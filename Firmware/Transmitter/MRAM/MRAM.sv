==> flow/design.v <==
typedef struct packed
{
    logic [  7:0] payload_type;
    logic [127:0] data;
} payload_t;
typedef struct packed
{
    logic unsigned [63:0] pulse_id;
    logic          [63:0] empty;
} pulse_id_t;
typedef struct packed
{
    logic           [ 7:0] board;
    logic           [ 7:0] channel;
    logic           [ 7:0] status;
	 logic unsigned [31:0] delay;
     logic unsigned [31:0] length;
	 logic unsigned [ 7:0] divider;
	 logic unsigned [ 7:0] modulus;
	 logic          [23:0] empty;
} delay_data_t;
typedef struct packed
{
    payload_t    payload;
    logic [15:0] crc;
} frame_t;
module MRAM(
    input  logic clk,
    input  logic reset,
    input  logic start,
    output logic ready,
    input  logic write,
    input  logic [63:0] pulse_id_to_write,  
    output logic [63:0] pulse_id_read,      
    output logic cs,
    output logic sck,
    output logic mosi,
    input  logic miso
);
    localparam max_length = 8+16+64;
    logic spi_ready;
    logic spi_start;
    logic [max_length-1:0] spi_send_data;
    logic [max_length-1:0] spi_receive_data;
    logic unsigned [7:0] spi_num_of_bits;
    SPI_RW spi_rw(
        .clk(clk),
        .reset(reset),
        .start(spi_start),
        .ready(spi_ready),
        .num_of_bits(spi_num_of_bits),
        .data_to_send(spi_send_data),
        .data_received(spi_receive_data),
        .sck(sck),
        .cs(cs),
        .mosi(mosi),
        .miso(miso)
    );
    typedef enum logic [3:0] {
        RESET,
        SEND_WREN,
        SEND_WREN_WAIT,
        SEND_WRSR,
        SEND_WRSR_WAIT,
        READY,
        READ,
        READ_WAIT,
        WRITE,
        WRITE_WAIT,
        DONE
    } state_t;
    state_t state_d, state_q;
    always_ff @(posedge clk) begin
        if (reset == 1)
            state_q <= RESET;
        else
            state_q <= state_d;
    end
    always_comb begin
        state_d = state_q;
        case(state_q)
            RESET:
                state_d = SEND_WREN;
            SEND_WREN: 
                if (spi_ready == 0) state_d = SEND_WREN_WAIT;
            SEND_WREN_WAIT:
                if (spi_ready == 1) state_d = SEND_WRSR;
            SEND_WRSR:
                if (spi_ready == 0) state_d = SEND_WRSR_WAIT;
            SEND_WRSR_WAIT:
                if (spi_ready == 1) state_d = READY;
            READY:
                if (start == 1)
                    if (write == 1) state_d = WRITE;
                    else state_d = READ;
            READ:
                if (spi_ready == 0) state_d = READ_WAIT;
            READ_WAIT:
                if (spi_ready == 1) state_d = DONE;
            WRITE:
                if (spi_ready == 0) state_d = WRITE_WAIT;
            WRITE_WAIT:
                if (spi_ready == 1) state_d = DONE;
            DONE:
                if (start == 0) state_d = READY;
            default: state_d = RESET;
        endcase
    end
    always_comb begin
        spi_send_data = 0;
        spi_num_of_bits = 0;
        case (state_q)
            SEND_WREN, SEND_WREN_WAIT: begin
                spi_send_data[7:0] = 8'h06;
                spi_send_data[max_length-1:8] = 0;
                spi_num_of_bits = 8;
            end
            SEND_WRSR,SEND_WRSR_WAIT: begin
                spi_send_data[15:0] = 16'h0102;  
                spi_send_data[max_length-1:16] = 0;
                spi_num_of_bits = 16;
            end
            READ,READ_WAIT: begin
                spi_send_data[max_length-1:max_length-24] = 24'h030000;
                spi_send_data[max_length-24-1:0] = 0;
                spi_num_of_bits = max_length;
            end
            WRITE,WRITE_WAIT: begin
                spi_send_data[max_length-1:max_length-24] = 24'h020000;
                spi_send_data[max_length-24-1:0] = pulse_id_to_write;
                spi_num_of_bits = max_length;
            end
            default: begin
                spi_send_data = 0;
                spi_num_of_bits = 0;
            end
        endcase
    end
    assign spi_start = ((state_q == SEND_WREN) | (state_q == SEND_WRSR)) | ((state_q == READ) | (state_q == WRITE));
    assign pulse_id_read = spi_receive_data[63:0];
    assign ready = (state_q == READY);
endmodule
module SPI_RW #(
    parameter max_length = 8+16+64  
)(
    input  logic clk,
    input  logic reset,
    input  logic start,
    output logic ready,
    input  logic unsigned [7:0] num_of_bits,
    input  logic [max_length-1:0] data_to_send,   
    output logic [max_length-1:0] data_received,  
    output logic sck,
    output logic mosi,
    input  logic miso,
    output logic cs
);
    logic tick;
    logic unsigned [2:0] tick_counter;
    always_ff @(posedge clk) begin
        if (reset == 1)
            tick_counter <= 1;
        else
            tick_counter <= tick_counter + 1;
    end
    assign tick = (tick_counter == 3'b00);
    logic[max_length-1:0] rx_reg;
    logic[max_length-1:0] tx_reg;
    logic en;
    logic load;
    logic store;
    always_ff @(posedge clk) begin
        if (load == 1) begin
            tx_reg <= data_to_send;
        end
    end
	 logic mosi_int;
    assign mosi_int = tx_reg[num_of_bits-1-bit_counter_q];
	 logic miso_int;
    always_ff @(posedge clk) begin
        if (reset == 1) begin
            rx_reg <= 0;
            data_received <= 0;
        end else if ((state_q == COUNT) & (tick == 1)) begin
            rx_reg[num_of_bits-1-bit_counter_q] <= miso_int;
        end
        if ((store == 1) & (tick == 1))
            data_received <= rx_reg;
    end
    typedef enum logic [2:0] {
        READY,
        CS_DOWN,
        SCK,
        COUNT,
        DONE
    } state_t;
    state_t state_d, state_q;
    logic unsigned [7:0] bit_counter_d, bit_counter_q;
    always_comb begin
        state_d = state_q;
        bit_counter_d = 0;
        case (state_q)
            READY:
                if (start == 1) begin
                    state_d = CS_DOWN;
                end
            CS_DOWN:
                state_d = SCK;
            SCK:
                begin
                    state_d = COUNT;
                    bit_counter_d = bit_counter_q;
                end
            COUNT:
                if (bit_counter_q < num_of_bits-1) begin
                    bit_counter_d = bit_counter_q + 1;
                    state_d = SCK;
                end else
                    state_d = DONE;
            DONE:
                if (start == 0)
                    state_d = READY;
            default: state_d = READY;
        endcase
    end
    always_ff @(posedge clk) begin
        if (reset == 1) begin
            state_q <= READY;
            bit_counter_q <= 0;
        end else if (tick == 1) begin
            state_q <= state_d;
            bit_counter_q <= bit_counter_d;
        end
    end
	 logic cs_int;
	 logic sck_int;
    assign ready = (state_q == READY);
    assign load = ((state_q == READY) & (start == 1));
    assign store = (state_q == DONE);
    assign cs_int = !((state_q == COUNT) | (state_q == CS_DOWN) | (state_q == SCK));
    assign sck_int = (state_q == COUNT);
	 always_ff @(posedge clk) begin
		if (reset == 1) begin
			sck <= 0;
			cs <= 1;
			mosi <= 0;
			miso_int <= 0;
		end else begin
			sck <= sck_int;
			cs <= cs_int;
			mosi <= mosi_int;
			miso_int <= miso;
		end
	 end
endmodule
From RTL to reports: MRAM
Tool output for the design above, in the order of the flow.
Line numbers count from 1 in the design file above.
Cell names lack the library's common part.
Not given: --
Set-up
  design top: MRAM
  clock port: clk
  standard-cell library: sky130hd
  timing corner: tt_025C_1v80

Word-level counts
Yosys after proc, flatten, opt, wreduce and memory -nomap, before mapping. Memory bits, and registers merged into a memory's read port (data or address), are not among the register bits. Print and check cells are not counted. Equal cells are merged and count once.
Storage and ports
  output and inout bits: 68
  flip-flop bits (word level): 262
Cells by class
  eq/ne operators: 25
  magnitude comparators: 1
  shift-type cells: 3
  multiplexer cells: 23
  bitwise operators: 12
  reductions and logical operators: 14
  $add $sub $neg: 5
Operator list (count)
  64-bit 2-to-1 mux: 2
  1-bit by 33-bit variable shift with 88-bit output: 1
  1-bit by 33-bit variable shift with 88-bit output with constant A: 1
  88-bit by 32-bit indexed select with 1-bit output: 1
  88-bit AND: 1
  88-bit OR: 1
  88-bit inverter: 1
  4-bit case mux with 10-bit select: 1
  4-bit 2-to-1 mux: 10
  18-bit case mux with 2-bit select: 1
  32-bit negator with 33-bit output: 1
  32-bit by 8-bit subtractor with 32-bit output: 1
  8-bit by 32-bit less-than comparator with 1-bit output: 1
  8-bit case mux with 2-bit select: 2
  8-bit case mux with 3-bit select: 1
  7-bit case mux with 3-bit select: 1
  2-bit inequality test with constant B: 9
  4-bit by 3-bit == test with 1-bit output with constant B: 4
  3-bit case mux with 5-bit select: 1
  4-bit == test with constant B: 3
  2-bit OR reduction: 5
  9-bit AND reduction: 1
  3-bit 2-to-1 mux: 3
  4-bit by 2-bit == test with 1-bit output with constant B: 2
  7-bit by 1-bit subtractor with 8-bit output with constant B: 1
  8-bit by 1-bit adder with 8-bit output with constant B: 1
  8-bit 2-to-1 mux: 1
  3-bit by 2-bit == test with 1-bit output with constant B: 2
Not listed: further kinds 15, cells in them 23.

Logic depth
Longest topological path by Yosys (ltp), each cell counted once; first at word level (registers and memories cut), then after technology mapping (sequential cells cut; the memories' decode and read muxes count).
Logic depth
  word-level depth: 10
  ABC_AREA: 0
  mapped depth: 24
  gate-level depth less buffers: 21

Netlist
Source: synth_stat.txt of the flow (Yosys; design flattened, memories mapped). It holds for the ABC_AREA given above (unset counts as 0); a run with the other value may have another netlist.
Cells by type (count)
  edfxtp_1: 130
  dfxtp_1: 95
  mux2i_1: 70
  and3_1: 80
  mux4_2: 20
  nand2b_1: 72
  nor2b_1: 70
  nor4_2: 27
  ha_1: 19
  nor4b_2: 15
  nand2_1: 53
  nor3_1: 38
  nor2_1: 50
  xnor2_1: 21
  clkbuf_1: 47
  nand3_1: 24
  nor4_4: 4
  a21oi_1: 16
Other cell types: 57; their cells: 169.
Mapped netlist
  buffer cells: 79
  standard cells after synthesis: 1020
  mapped area: 11623.6 sq um
  mapped flip-flops: 225
By module: a second synthesis without flattening, with its own total; a netlist apart from the flattened one above.
Unflattened totals
  cells (unflattened synthesis): 1241
  area (unflattened synthesis): 14316.2 sq um
Each row is one instance without its submodules.
Modules
  SPI_RW: sequential area 7447.1 sq um, area 13495.4 sq um, cells 1124, times used 1
  MRAM: sequential area 220.2 sq um, area 820.8 sq um, cells 117, times used 1

Timing after synthesis
Source: OpenSTA report_checks on the synthesized netlist (no wires, ideal clock, input and output delay 20% of the period each), path of least setup slack; recovery checks are left aside. Register names are those of the netlist, which keeps one name where synthesis merged equal registers.
Path post-synthesis
  kind: register -> register
  from: register state_q
  to: register spi_rw.rx_reg[26]
  delay of the path: 5.777 ns
  setup slack: 2.134 ns
  buffers on the path: 3
  clock period: 7.91 ns
  data arrival time: 5.705 ns
  data required time: 7.838 ns
  stages: 23
  synthesis period reached: 5.776 ns
"delay of the path" is the arrival time less input delay plus setup time.
"stages" counts driving pins, that of a launching flip-flop among them; a cell with two outputs on the path counts twice.
"synthesis period reached" = period - worst setup slack (recovery checks aside). The figure is calculated, with input and output delays left at 20% of the set period.
Where an end lacks its bit number, it is one bit of the signal, or one of the new flip-flops if synthesis recoded a state register.
Where a signal picks the word or bit written, the line may be left out of the assigning lines.
Between the ends, post-synthesis
  cell sequence: dfxtp_1 -> nor4_4 -> inv_2 -> nor3_1 -> ha_1 -> buf_2 -> xnor2_1 -> ha_1 -> and3b_1 -> or3_1 -> o21ai_2 -> nand2_1 -> ha_1 -> or3_1 -> buf_6 -> nor4_4 -> nand3_2 -> o31a_1 -> nor4_2 -> o22ai_4 -> buf_6 -> nor4b_2 -> mux2i_1
RTL lines, path post-synthesis
  start: declaration: line 72  | state_t state_d, state_q;
  start: assignment: line 75  | state_q <= RESET;
  start: assignment: line 77  | state_q <= state_d;
  end: assignment: line 182  | rx_reg <= 0;
  end: declaration: line 167  | logic[max_length-1:0] rx_reg;
Chain of elaborated cells between the ends: none given.
Nets of the timed path that keep an RTL name, with a line that drives or declares them; the list need not be complete.
Nets with RTL names, path post-synthesis
  spi_rw.data_to_send[81]: line 112  | case (state_q)

Path in the finished layout
Path of least setup slack in the final report of run 1 (OpenROAD, finished layout, wires in). Where an end is a register, its clock arrival counts in the times.
Path after layout
  kind: register -> register
  from: register state_q
  to: register spi_rw.rx_reg[15]
  buffers on the path: 1
  clock period: 10.9 ns
  data arrival time: 8.46 ns
  stages: 22
  setup slack: 2.92 ns
  data required time: 11.38 ns
Where an end lacks its bit number, it is one bit of the signal, or one of the new flip-flops if synthesis recoded a state register.
Where a signal picks the word or bit written, the line may be left out of the assigning lines.
Between the ends, after layout
  cell sequence: dfxtp_1 -> nor4_4 -> inv_2 -> nor3_1 -> ha_1 -> xnor2_1 -> ha_1 -> and3b_1 -> or3_1 -> o21ai_2 -> inv_1 -> ha_1 -> or3_1 -> nor4_4 -> o211ai_2 -> nor4_4 -> mux2i_1 -> nor3_2 -> nand3_2 -> buf_4 -> nor4b_1 -> mux2i_1
RTL lines, path after layout
  start: declaration: line 72  | state_t state_d, state_q;
  start: assignment: line 75  | state_q <= RESET;
  start: assignment: line 77  | state_q <= state_d;
  end: assignment: line 182  | rx_reg <= 0;
  end: declaration: line 167  | logic[max_length-1:0] rx_reg;
Chain of elaborated cells between the ends: none given.
Nets of the timed path that keep an RTL name, with a line that drives or declares them; the list need not be complete.
Nets with RTL names, path after layout
  spi_rw.data_to_send[81]: line 112  | case (state_q)

Subject: flow runs of MRAM

Hi,

Design MRAM on sky130hd. What follows are 2 stored runs of the flow, each under its own settings; their order means nothing. The constraints put input and output delay at 20% of the set period each and load the outputs with 0.01 pF.
"achieved clock period (ns)" = clock period - worst setup slack. The figure is calculated, with input and output delays left at 20% of the set period.
"worst setup path time (ns)": the worst setup path's part of the clock period (all of it between registers, 20% less for each end at a port) less its slack. A launch clock that arrives late makes it longer, a capture clock that arrives late makes it shorter.
By "finish__power__total" is meant OpenSTA's value without simulated activity: inputs other than the clock are taken to toggle once in ten clock periods, and the tool carries that through the logic.

settings of run 1
{
  "period_ns": 10.9,
  "CORE_UTILIZATION": 30,
  "SETUP_SLACK_MARGIN": 0.05,
  "CELL_PAD_IN_SITES_GLOBAL_PLACEMENT": 2,
  "ABC_AREA": 0,
  "CTS_CLUSTER_SIZE": 60,
  "CTS_CLUSTER_DIAMETER": 288,
  "MIN_ROUTING_LAYER": "met2",
  "MAX_ROUTING_LAYER": "met4",
  "CAP_MARGIN": 20,
  "CORE_MARGIN": 2,
  "SLEW_MARGIN": 20
}
report of run 1
yosys chip area after synthesis (um^2): 11623.6
finish__design__die__area: 40336.7
finish__design__instance__area__stdcell: 13591.8
finish__design__instance__utilization: 0.3533
finish__timing__setup__ws: 2.920
finish__timing__setup__tns: 0.000
finish__timing__hold__ws: 0.449
finish__power__total: 1.565e-03
achieved clock period (ns): 7.980
worst setup path time (ns): 7.98
worst setup path kind: register -> register

settings of run 2
{
  "period_ns": 11.0,
  "CORE_UTILIZATION": 24,
  "SETUP_SLACK_MARGIN": 3.18,
  "PLACE_DENSITY": 0.42,
  "CORE_MARGIN": 6,
  "TNS_END_PERCENT": 90,
  "ABC_AREA": 1,
  "GPL_ROUTABILITY_DRIVEN": 0,
  "CAP_MARGIN": 5,
  "MIN_ROUTING_LAYER": "met2",
  "MAX_ROUTING_LAYER": "met5",
  "SLEW_MARGIN": 20
}
report of run 2
yosys chip area after synthesis (um^2): 11400.9
finish__design__die__area: 52879.3
finish__design__instance__area__stdcell: 14305.0
finish__design__instance__utilization: 0.3066
finish__timing__setup__ws: 4.976
finish__timing__setup__tns: 0.000
finish__timing__hold__ws: 0.413
finish__power__total: 2.030e-03
achieved clock period (ns): 6.024
worst setup path time (ns): 6.02
worst setup path kind: register -> register

Regards
